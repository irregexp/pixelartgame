==> flow/design.v <==
module userPosition (CLOCK_50, reset, left, right, up, down, userX, userY);
	input logic CLOCK_50, reset, left, right, up, down;
	output logic [5:0] userX;  
	output logic [4:0] userY;  
	always_ff @(posedge CLOCK_50) begin
		if (reset) begin  
			userX <= 0;
			userY <= 0;
		end else begin
			if (up) begin
			    if (userY == 0) begin  
			        userX <= userX;
			        userY <= 31;
			    end else begin
				    userX <= userX;
				    userY <= userY - 1;  
				end
			end else if (down) begin
				if (userY == 31) begin  
				    userX <= userX;
				    userY <= 0;
				end else begin
				    userX <= userX;
				    userY <= userY + 1;  
				end
			end else if (right) begin
				if (userX == 32) begin  
					userX <= 0;
					userY <= userY;
				end else begin
					userX <= userX + 1;  
					userY <= userY;
				end
			end else if (left) begin
			    if (userX == 0) begin  
			        userX <= 32;
			        userY <= userY;
			    end else begin
			    	userX <= userX - 1;  
				    userY <= userY;
				end
			end else begin
				userX <= userX;  
				userY <= userY;
			end
		end
	end
endmodule  
Step by step through the tools: userPosition
The steps from the RTL of userPosition to its reports follow in flow order.
Line numbers count from 1 in the design file above.
Cell names lack the library's common part.
Not given: n/a
- top: userPosition
- clock port: CLOCK_50
- cell library: sky130hd
- timing corner: tt_025C_1v80

Word-level counts
Source: Yosys, flattened and elaborated, memories not mapped. Widths are those after wreduce. Registers that Yosys merges into a memory's read port (data or address) are not register bits. Print and check cells do not count. Equal cells are merged and count once.
- noted multiplexer cells: 8
- eq/ne operators: 2
- bitwise gates (word level): 2
- $add $sub $neg: 4
- noted reductions and logical operators: 5
- operators with widths (cell ; number):
    2-to-1 mux 6 bit ; 4
    2-to-1 mux 5 bit ; 4
    adder 6 x 1 -> 6 bit with constant B ; 1
    subtractor 6 x 1 -> 6 bit with constant B ; 1
    == test 6 bit with constant B ; 1
    logical NOT 6 bit ; 1
    adder 5 x 1 -> 5 bit with constant B ; 1
    subtractor 5 x 1 -> 5 bit with constant B ; 1
    == test 5 bit with constant B ; 1
    logical NOT 5 bit ; 1
    nonzero test 2 bit ; 2
    AND reduction 3 bit ; 1
    NOT 1 bit ; 2
- cells after elaboration at 23
- register bits after elaboration at 11
- bits of input ports: 6

Longest topological paths
Yosys ltp: most cells in a row. Word level: on the elaborated netlist, between registers, memories and ports. Mapped: between sequential cells and ports; inverters and the memories' decode and read muxes count.
- word-level depth at 4
- noted ABC_AREA: 0
- gate-level depth with buffers: 8

Mapped cells and area
Yosys stat after the flow's synthesis: flattened, memories mapped to cells. It holds for the ABC_AREA given above (unset counts as 0); a run with the other value may have another netlist.
- cell types (type ; number ; total area (um2)):
    dfxtp_1 ; 11 ; 220.211
    ha_1 ; 6 ; 75.072
    nor2_1 ; 13 ; 48.797
    a21oi_1 ; 8 ; 40.038
    nand2_1 ; 9 ; 33.782
    a31oi_1 ; 5 ; 31.28
    inv_1 ; 8 ; 30.029
    xor2_1 ; 3 ; 26.275
    nor2b_1 ; 4 ; 25.024
    o21ai_0 ; 5 ; 25.024
    a211oi_1 ; 3 ; 22.522
    buf_2 ; 4 ; 20.019
    mux2i_1 ; 2 ; 20.019
    nor3_1 ; 4 ; 20.019
    o21ai_2 ; 2 ; 17.517
    o21ai_4 ; 1 ; 16.266
    nand3_1 ; 3 ; 15.014
    o21a_1 ; 2 ; 15.014
Other cell types: 16; their cells: 19.
- noted chip area (Yosys): 0.0008508 mm2
- cells in the netlist at 112
- noted sequential part of the area: 0.0002202 mm2
- noted flip-flop cells: 11

Worst setup path after synthesis
Source: OpenSTA report_checks on the synthesized netlist (no wires, ideal clock, input and output delay 20% of the period each), path of least setup slack; recovery checks are left aside. Register names are those of the netlist, which keeps one name where synthesis merged equal registers.
- kind: input-to-reg
- start: input port up
- end: register userX[2]
- noted input delay: 0.730 ns
- noted arrival: 1.779 ns
- time at the first pin: 0.730 ns
- buffers on the path at 1
- slack: 1.801 ns
- delay of the path: 1.120 ns
- data required time: 3.579 ns
- clock period: 3.65 ns
- noted stages on the path: 5
- synthesis period reached at 1.849 ns
"delay of the path" is the arrival time less input delay plus setup time.
"stages on the path": output pins that drive a net of the path, with the launching flip-flop's if there is one; two outputs of one cell count as two.
"synthesis period reached" = period - worst setup slack (recovery checks aside). The figure is calculated, with input and output delays left at 20% of the set period.
The rows between start and end are the longest chain of elaborated cells between them; the timing report does not say that the signal goes this way. Where chains are equally long, one stands for them.
Each line given opens the expression or statement behind the cell; cells for indexed reads and writes are added by Yosys, which also makes memories of some case tables.
At most two assigning lines are given for a register; there are more.
- cells stage by stage: buf_2 nor2_4 o21ai_2 or4_1 a21oi_1
- noted length of the longest elaborated chain: 2
- elaborated cells on any way between the ends: 2
- source lines of those cells at 0
- RTL lines, path post-synthesis (item ; line ; source):
    start: declaration ; 2 ; input logic CLOCK_50, reset, left, right, up, down;
    NOT 1 bit ; n/a ;
    AND reduction 3 bit ; n/a ;
    end: assignment ; 12 ; userX <= userX;
    end: assignment ; 15 ; userX <= userX;
    end: declaration ; 3 ; output logic [5:0] userX;

Path in the finished layout
Path of least setup slack in the final report of run 2 (OpenROAD, finished layout, wires in). Where an end is a register, its clock arrival counts in the times.
- kind: reg-to-reg
- start: register userX[0]
- end: register userX[3]
- slack: -0.70 ns
- noted arrival: 1.81 ns
- buffers on the path at 0
- clock period: 0.981 ns
- noted stages on the path: 7
- time at the first pin: 0.24 ns
- data required time: 1.11 ns
The rows between start and end are the longest chain of elaborated cells between them; the timing report does not say that the signal goes this way. Where chains are equally long, one stands for them.
At most two assigning lines are given for a register; there are more.
- cells stage by stage: dfxtp_4 inv_4 ha_4 or4b_4 o21ai_4 o21ai_2 a32o_1
- noted length of the longest elaborated chain: 4
- elaborated cells on any way between the ends: 8
- source lines of those cells at 6
- RTL lines, path post-layout (item ; line ; source):
    start: declaration ; 3 ; output logic [5:0] userX;
    start: assignment ; 12 ; userX <= userX;
    start: assignment ; 15 ; userX <= userX;
    subtractor 6 x 1 -> 6 bit ; 39 ; userX <= userX - 1;
    2-to-1 mux 6 bit ; 35 ; if (userX == 0) begin
    2-to-1 mux 6 bit ; 34 ; end else if (left) begin
    2-to-1 mux 6 bit ; 26 ; end else if (right) begin
    end: assignment ; 23 ; userX <= userX;
    end: assignment ; 31 ; userX <= userX + 1;
    end: declaration ; 3 ;

Appendix: measured runs

2 stored runs of userPosition in the flow (synthesis by Yosys, layout by OpenROAD, sky130hd cells), in arbitrary order. Constraints: input delay and output delay 20% of the set period each, output load 0.01 pF.
By "period achieved" is meant the clock period of the run minus its worst setup slack. This is arithmetic on one report: input and output delays are still those of the set period (20% each).
By "worst setup path time" is meant the share of the clock period that the worst setup path is allowed (20% is reserved at inputs, 20% at outputs), minus its slack. Clock arrival times at its registers enter into it.
"total power of the final layout": no workload was simulated; the value follows from the tool's default switching activity.

Run 1
Settings were period_ns = 1.68; CORE_UTILIZATION = 58; SETUP_SLACK_MARGIN = 0.1; PLACE_DENSITY_LB_ADDON = 0.1; CORE_ASPECT_RATIO = 0.77; CELL_PAD_IN_SITES_GLOBAL_PLACEMENT = 2; CELL_PAD_IN_SITES_DETAIL_PLACEMENT = 0; TNS_END_PERCENT = 30; GPL_TIMING_DRIVEN = 0; MAX_ROUTING_LAYER = met5; CAP_MARGIN = 20; CORE_MARGIN = 2; SLEW_MARGIN = 20
- did not finish, placement stopped with FLW-0024

Run 2
Settings were period_ns = 0.981; CORE_UTILIZATION = 33; SETUP_SLACK_MARGIN = 0.13; PLACE_DENSITY_LB_ADDON = 0.27; CORE_ASPECT_RATIO = 1.58; CELL_PAD_IN_SITES_GLOBAL_PLACEMENT = 2; TNS_END_PERCENT = 5; SLEW_MARGIN = 15; MIN_ROUTING_LAYER = met1; MAX_ROUTING_LAYER = met5; CAP_MARGIN = 20; CORE_MARGIN = 2
- synthesized cell area at 0.0008508 mm2
- full die area at 0.0030111 mm2
- standard-cell area of the final layout: 0.0014251 mm2
- noted the utilization after routing: 56.9%
- setup slack of the worst path at -0.697 ns
- summed negative setup slack: -6.067 ns
- worst hold slack in the final report: 0.552 ns
- total power of the final layout at 1.733 mW
- period achieved: 1.678 ns
- worst setup path time: 1.68 ns
- worst path kind: reg-to-reg
